==> flow/design.v <==
module baud_generator(
    input wire clk,           
    input wire reset,         
    input wire en,            
    output reg baud_tick      
);
    parameter DIVISOR = 326;
    reg [15:0] counter, counter_next;
    reg baud_tick_next;
    always @(posedge clk or posedge reset) begin
        if (reset) begin
            counter <= 0;
            baud_tick <= 0;
        end else begin
            counter <= counter_next;
            baud_tick <= baud_tick_next;
        end
    end
    always @* begin
        counter_next = counter;
        baud_tick_next = 0;
        if (en) begin
            if (counter == DIVISOR - 1) begin
                counter_next = 0;
                baud_tick_next = 1;
            end else begin
                counter_next = counter + 1;
                baud_tick_next = 0;
            end
        end
    end
endmodule
module uart_tx(
    input wire clk,           
    input wire reset,         
    input wire en,            
    input wire baud_tick,     
    input wire tx_start,      
    input wire [7:0] tx_data,  
    output reg tx_busy,       
    output reg tx_done,       
    output reg tx             
);
    parameter IDLE = 2'b00;
    parameter START = 2'b01;
    parameter DATA = 2'b10;
    parameter STOP = 2'b11;
    reg [1:0] state_reg, state_next;
    reg [2:0] bit_counter_reg, bit_counter_next;
    reg [3:0] tick_counter_reg, tick_counter_next;
    reg [7:0] data_reg, data_next;
    reg tx_busy_next, tx_done_next, tx_next;
    always @(posedge clk or posedge reset) begin
        if (reset) begin
            state_reg <= IDLE;
            bit_counter_reg <= 0;
            tick_counter_reg <= 0;
            data_reg <= 0;
            tx_busy <= 0;
            tx_done <= 1;
            tx <= 1;
        end else begin
            state_reg <= state_next;
            bit_counter_reg <= bit_counter_next;
            tick_counter_reg <= tick_counter_next;
            data_reg <= data_next;
            tx_busy <= tx_busy_next;
            tx_done <= tx_done_next;
            tx <= tx_next;
        end
    end
    always @* begin
        state_next = state_reg;
        bit_counter_next = bit_counter_reg;
        tick_counter_next = tick_counter_reg;
        data_next = data_reg;
        tx_busy_next = tx_busy;
        tx_done_next = tx_done;
        tx_next = tx;
        if (en) begin
            case (state_reg)
                IDLE: begin
                    tx_next = 1;   
                    tick_counter_next = 0;
                    bit_counter_next = 0;
                    tx_busy_next = 0;
                    if (tx_start && tx_done) begin
                        data_next = tx_data;
                        tx_done_next = 0;
                        tx_busy_next = 1;
                        state_next = START;
                    end
                end
                START: begin
                    tx_next = 0;   
                    tx_busy_next = 1;
                    if (baud_tick) begin
                        if (tick_counter_reg == 15) begin
                            tick_counter_next = 0;
                            state_next = DATA;
                        end else begin
                            tick_counter_next = tick_counter_reg + 1;
                        end
                    end
                end
                DATA: begin
                    tx_next = data_reg[bit_counter_reg];   
                    tx_busy_next = 1;
                    if (baud_tick) begin
                        if (tick_counter_reg == 15) begin
                            tick_counter_next = 0;
                            if (bit_counter_reg == 7) begin   
                                bit_counter_next = 0;
                                state_next = STOP;
                            end else begin
                                bit_counter_next = bit_counter_reg + 1;
                            end
                        end else begin
                            tick_counter_next = tick_counter_reg + 1;
                        end
                    end
                end
                STOP: begin
                    tx_next = 1;   
                    tx_busy_next = 1;
                    if (baud_tick) begin
                        if (tick_counter_reg == 15) begin
                            tx_done_next = 1;
                            tx_busy_next = 0;
                            state_next = IDLE;
                        end else begin
                            tick_counter_next = tick_counter_reg + 1;
                        end
                    end
                end
            endcase
        end
    end
endmodule
module uart_rx(
    input wire clk,           
    input wire reset,         
    input wire en,            
    input wire baud_tick,     
    input wire rx,            
    output reg rx_busy,       
    output reg rx_done,       
    output reg [7:0] rx_data  
);
    parameter IDLE = 2'b00;
    parameter START = 2'b01;
    parameter DATA = 2'b10;
    parameter STOP = 2'b11;
    reg [1:0] state_reg, state_next;
    reg [2:0] bit_counter_reg, bit_counter_next;
    reg [3:0] tick_counter_reg, tick_counter_next;
    reg [7:0] data_reg, data_next;
    reg rx_busy_next, rx_done_next;
    reg [7:0] rx_data_next;
    reg [1:0] rx_sync_reg, rx_sync_next;
    wire rx_bit = rx_sync_reg[1];
    always @(posedge clk or posedge reset) begin
        if (reset) begin
            state_reg <= IDLE;
            bit_counter_reg <= 0;
            tick_counter_reg <= 0;
            data_reg <= 0;
            rx_busy <= 0;
            rx_done <= 0;
            rx_data <= 0;
            rx_sync_reg <= 2'b11;
        end else begin
            state_reg <= state_next;
            bit_counter_reg <= bit_counter_next;
            tick_counter_reg <= tick_counter_next;
            data_reg <= data_next;
            rx_busy <= rx_busy_next;
            rx_done <= rx_done_next;
            rx_data <= rx_data_next;
            rx_sync_reg <= rx_sync_next;
        end
    end
    always @* begin
        state_next = state_reg;
        bit_counter_next = bit_counter_reg;
        tick_counter_next = tick_counter_reg;
        data_next = data_reg;
        rx_busy_next = rx_busy;
        rx_done_next = rx_done;
        rx_data_next = rx_data;
        if (en) begin
            rx_sync_next = {rx_sync_reg[0], rx};
        end else begin
            rx_sync_next = rx_sync_reg;
        end
        if (en) begin
            case (state_reg)
                IDLE: begin
                    rx_done_next = 0;
                    tick_counter_next = 0;
                    bit_counter_next = 0;
                    rx_busy_next = 0;
                    if (rx_bit == 0) begin   
                        state_next = START;
                        rx_busy_next = 1;
                    end
                end
                START: begin
                    rx_busy_next = 1;
                    if (baud_tick) begin
                        if (tick_counter_reg == 7) begin   
                            if (rx_bit == 0) begin   
                                tick_counter_next = 0;
                                state_next = DATA;
                            end else begin
                                state_next = IDLE;
                                rx_busy_next = 0;
                            end
                        end else begin
                            tick_counter_next = tick_counter_reg + 1;
                        end
                    end
                end
                DATA: begin
                    rx_busy_next = 1;
                    if (baud_tick) begin
                        if (tick_counter_reg == 15) begin   
                            tick_counter_next = 0;
                            data_next[bit_counter_reg] = rx_bit;
                            if (bit_counter_reg == 7) begin   
                                bit_counter_next = 0;
                                state_next = STOP;
                            end else begin
                                bit_counter_next = bit_counter_reg + 1;
                            end
                        end else begin
                            tick_counter_next = tick_counter_reg + 1;
                        end
                    end
                end
                STOP: begin
                    rx_busy_next = 1;
                    if (baud_tick) begin
                        if (tick_counter_reg == 15) begin
                            if (rx_bit == 1) begin
                                rx_done_next = 1;
                                rx_data_next = data_reg;
                            end
                            rx_busy_next = 0;
                            state_next = IDLE;
                        end else begin
                            tick_counter_next = tick_counter_reg + 1;
                        end
                    end
                end
            endcase
        end
    end
endmodule
module uart_top(
    input wire clk,            
    input wire reset,          
    input wire en,             
    input wire tx_start,       
    input wire [7:0] tx_data,  
    output wire tx_busy,       
    output wire tx_done,       
    output wire rx_busy,       
    output wire rx_done,       
    output wire [7:0] rx_data, 
    output wire tx_line,       
    input wire rx_line         
);
    wire baud_tick;
    baud_generator baud_gen(
        .clk(clk),
        .reset(reset),
        .en(en),
        .baud_tick(baud_tick)
    );
    uart_tx transmitter(
        .clk(clk),
        .reset(reset),
        .en(en),
        .baud_tick(baud_tick),
        .tx_start(tx_start),
        .tx_data(tx_data),
        .tx_busy(tx_busy),
        .tx_done(tx_done),
        .tx(tx_line)
    );
    uart_rx receiver(
        .clk(clk),
        .reset(reset),
        .en(en),
        .baud_tick(baud_tick),
        .rx(rx_line),
        .rx_busy(rx_busy),
        .rx_done(rx_done),
        .rx_data(rx_data)
    );
endmodule
# ---- Tool chain data of uart_top
# The steps from the RTL of uart_top to its reports follow in flow order.
# Line numbers count from 1 in the design file above.
# Cell names lack the library's common part.
# The mark - stands for no value.
dict set report inputs {
  design {uart_top}
  clock_port {clk}
  library {sky130hd}
  lib_corner {tt_025C_1v80}
}

# ---- After elaboration
# Counts by Yosys on the flattened word-level netlist (proc, flatten, opt, wreduce; memories kept). Register bits leave out memories and registers merged into their read ports (data or address). Print and check cells are left out. Cells with the same type and inputs are merged into one.
dict set report word_totals {
  output_inout_bits 13
  ff_bits 66
  wordCells 162
  inputBits 13
}
dict set report classes {
  reduce_logical 22
  mux 71
  bitwise 10
  n_eq 33
  n_addsub 6
  shift 3
}
# cell count
set op_table {}
lappend op_table {{8-bit two-way mux} 9}
lappend op_table {{4-bit two-way mux} 11}
lappend op_table {{2-bit two-way mux} 17}
lappend op_table {{2-bit by 1-bit inequality test with 1-bit output (second input constant)} 11}
lappend op_table {{2-bit inequality test (second input constant)} 9}
lappend op_table {{9-bit AND reduction} 2}
lappend op_table {{3-bit two-way mux} 6}
lappend op_table {{16-bit by 1-bit adder with 16-bit output (second input constant)} 1}
lappend op_table {{16-bit by 9-bit == test with 1-bit output (second input constant)} 1}
lappend op_table {{4-bit AND reduction} 4}
lappend op_table {{4-bit case mux with 4-bit select} 1}
lappend op_table {{16-bit two-way mux} 1}
lappend op_table {{1-bit two-way mux} 16}
lappend op_table {{2-bit case mux with 4-bit select} 2}
lappend op_table {{5-bit AND reduction} 3}
lappend op_table {{4-bit case mux with 3-bit select} 1}
lappend op_table {{3-bit case mux with 2-bit select} 2}
lappend op_table {{2-bit OR reduction} 5}
lappend op_table {{3-bit OR reduction} 3}
lappend op_table {{1-bit by 4-bit variable shift with 8-bit output} 1}
lappend op_table {{1-bit by 4-bit variable shift with 8-bit output (first input constant)} 1}
lappend op_table {{2-bit == test (second input constant)} 4}
lappend op_table {{4-bit by 1-bit adder with 4-bit output (second input constant)} 2}
lappend op_table {{4-bit == test (second input constant)} 2}
lappend op_table {{8-bit by 3-bit variable part select with 1-bit output} 1}
lappend op_table {{8-bit bitwise AND} 1}
lappend op_table {{8-bit bitwise OR} 1}
lappend op_table {{8-bit NOT} 1}
# Other operator kinds: 14; their cells: 26.

# ---- Depth
# Depth = most cells in a row (Yosys ltp): at word level without a register or memory, in the mapped netlist without a sequential cell, where the memories' decode and read muxes count.
dict set report logic_depth {
  depth_word 8
  abc_area 0
  depth_mapped 6
  ltp_nobuf 6
}

# ---- After synthesis
# Yosys stat after the flow's synthesis: flattened, memories mapped to cells. It holds for the ABC_AREA given above (unset counts as 0); a run with the other value may have another netlist.
dict set report synth_totals {
  ffs 70
  buf_cells 15
  yosys_area_um2 3573.4
  seqArea_um2 1759.2
  cell_count 343
}
# cell_type count type_area_um2
set by_type {}
lappend by_type {dfrtp_1 64 1.6E+03}
lappend by_type {dfstp_2 6 157.651}
lappend by_type {mux2_2 14 157.651}
lappend by_type {ha_1 12 150.144}
lappend by_type {o21ai_0 28 140.134}
lappend by_type {mux2_4 8 120.115}
lappend by_type {nand2_1 30 112.608}
lappend by_type {nor2_1 29 108.854}
lappend by_type {xor2_1 9 78.826}
lappend by_type {nand3_1 15 75.072}
lappend by_type {xnor2_1 8 70.067}
lappend by_type {inv_1 18 67.565}
lappend by_type {mux2i_1 5 50.048}
lappend by_type {a21oi_1 9 45.043}
lappend by_type {nor3_1 9 45.043}
lappend by_type {a22o_1 5 43.792}
lappend by_type {and3_1 6 37.536}
lappend by_type {a31oi_1 5 31.28}
# Other cell types: 31; their cells: 63.
# By module: a second synthesis without flattening, with its own total; a netlist apart from the flattened one above.
dict set report hier_totals {
  cells_unflattened 331
  area_unflattened_um2 3616.0
}
# Each row is one instance without its submodules.
# mod n_inst seq_area_um2 area_um2 n_cells
set by_module {}
lappend by_module {uart_rx 1 779.5 1642.8 153}
lappend by_module {uart_tx 1 554.3 1144.8 103}
lappend by_module {baud_generator 1 425.4 828.3 75}
lappend by_module {uart_top 1 0.0 0.0 0}

# ---- Worst setup path after synthesis
# Source: OpenSTA report_checks on the synthesized netlist (no wires, ideal clock, input and output delay 20% of the period each), path of least setup slack; recovery checks are left aside. Register names are those of the netlist, which keeps one name where synthesis merged equal registers.
dict set report synth_path {
  path_type {register to register}
  start {reg receiver.tick_counter_reg[0]}
  end {reg receiver.data_reg[0]}
  path_buffers 0
  driving_pins 6
  clock_period_ps 1920
  delay_ps 1947
  arrival_ps 1822
  launch_ps 0
  required_ps 1795
  setup_ps 125
  setup_slack_ps -26
  synth_period_reached_ps 1946
}
# "delay_ps" = arrival - input delay + setup time.
# "driving_pins" counts driving pins, that of a launching flip-flop among them; a cell with two outputs on the path counts twice.
# "synth_period_reached_ps" = period - worst setup slack (recovery checks aside). The figure is calculated, with input and output delays left at 20% of the set period.
# Between the ends stands the longest chain of elaborated cells between them, by number of cells; it is not shown to be the way that was timed. Of several equally long chains one is given.
# Each line given opens the expression or statement behind the cell; cells for indexed reads and writes are added by Yosys, which also makes memories of some case tables.
dict set report synth_between {
  path_cell_list {dfrtp_1 -> ha_1 -> nand3_1 -> a2111o_1 -> nor4_1 -> mux2_2}
  elab_chain_cells 4
  cells_between 6
  classes_between {eq/ne: 2; mux: 3; reduce/logical: 1}
}
# item line
set synth_lines {}
lappend synth_lines {{start: declaration} 156} ;# reg [3:0] tick_counter_reg, tick_counter_next;
lappend synth_lines {{start: assignment} 166} ;# tick_counter_reg <= 0;
lappend synth_lines {{start: assignment} 175} ;# tick_counter_reg <= tick_counter_next;
lappend synth_lines {{4-bit == test} 227} ;# if (tick_counter_reg == 15) begin
lappend synth_lines {{8-bit two-way mux} 227}
lappend synth_lines {{8-bit two-way mux} 226} ;# if (baud_tick) begin
lappend synth_lines {{8-bit two-way mux} 197} ;# case (state_reg)
lappend synth_lines {{end: assignment} 167} ;# data_reg <= 0;
lappend synth_lines {{end: assignment} 176} ;# data_reg <= data_next;
lappend synth_lines {{end: declaration} 157} ;# reg [7:0] data_reg, data_next;

# ---- Worst path after layout
# From the final timing report of entry A: the path of least setup slack in the routed layout; clock arrival at registers is part of the times.
# The report prints the path's times to 10 ps; the period is as set.
dict set report layout_path {
  path_type {input to register}
  start {in en}
  end {reg receiver.rx_data[2]}
  required_ps 2830
  setup_ps 110
  driving_pins 5
  path_buffers 1
  in_delay_ps 520
  launch_ps 520
  setup_slack_ps 510
  arrival_ps 2330
  clock_period_ps 2600
}
# Between the ends stands the longest chain of elaborated cells between them, by number of cells; it is not shown to be the way that was timed. Of several equally long chains one is given.
dict set report layout_between {
  path_cell_list {clkdlybuf4s50_1 -> inv_2 -> or3_1 -> a211o_1 -> mux2_4}
  elab_chain_cells 1
  cells_between 1
  lines_between 0
  classes_between {reduce/logical: 1}
}
# item line
set layout_lines {}
lappend layout_lines {{start: declaration} 263} ;# input wire en,
lappend layout_lines {{5-bit AND reduction} -}
lappend layout_lines {{end: assignment} 170} ;# rx_data <= 0;
lappend layout_lines {{end: assignment} 179} ;# rx_data <= rx_data_next;
lappend layout_lines {{end: declaration} 148} ;# output reg [7:0] rx_data

; Record of 2 stored runs of the RTL-to-layout flow on uart_top, platform sky130hd. The runs are unordered. Constraints: input delay and output delay 20% of the set period each, output load 0.01 pF.
; "worst_path_ps" is the time allowed to the run's worst setup path (the clock period less input and output delay, where it has them) less its slack. Clock arrival times count: a late capture clock shortens it, a late launch clock lengthens it.
; "worst_path_ps" is given in steps of 10 ps.

[entry A: settings]
period_ns = 2.6
CORE_UTILIZATION = 65
SETUP_SLACK_MARGIN = 0.36
PLACE_DENSITY_LB_ADDON = 0.21
CORE_ASPECT_RATIO = 0.86
CELL_PAD_IN_SITES_GLOBAL_PLACEMENT = 0
GPL_ROUTABILITY_DRIVEN = 1
CTS_CLUSTER_SIZE = 46
CTS_CLUSTER_DIAMETER = 264
SLEW_MARGIN = 25
MAX_ROUTING_LAYER = met5
CAP_MARGIN = 20
CORE_MARGIN = 2
[entry A: results]
ys_area_um2 = 3573.4
dieArea_um2 = 6108.6
utilization_frac = 0.759
setup_ws_ps = 509
worst_path_ps = 1570
path_kind = input to register

[entry B: settings]
period_ns = 1.75
CORE_UTILIZATION = 20
SETUP_SLACK_MARGIN = 0.01
PLACE_DENSITY = 0.61
CORE_ASPECT_RATIO = 1.85
CORE_MARGIN = 4
CELL_PAD_IN_SITES_GLOBAL_PLACEMENT = 3
CELL_PAD_IN_SITES_DETAIL_PLACEMENT = 0
TNS_END_PERCENT = 30
GPL_TIMING_DRIVEN = 1
CTS_CLUSTER_DIAMETER = 315
MAX_ROUTING_LAYER = met4
CAP_MARGIN = 20
SLEW_MARGIN = 20
[entry B: results]
ys_area_um2 = 3573.4
dieArea_um2 = 20171.5
utilization_frac = 0.286
setup_ws_ps = 6
worst_path_ps = 1740
path_kind = register to register
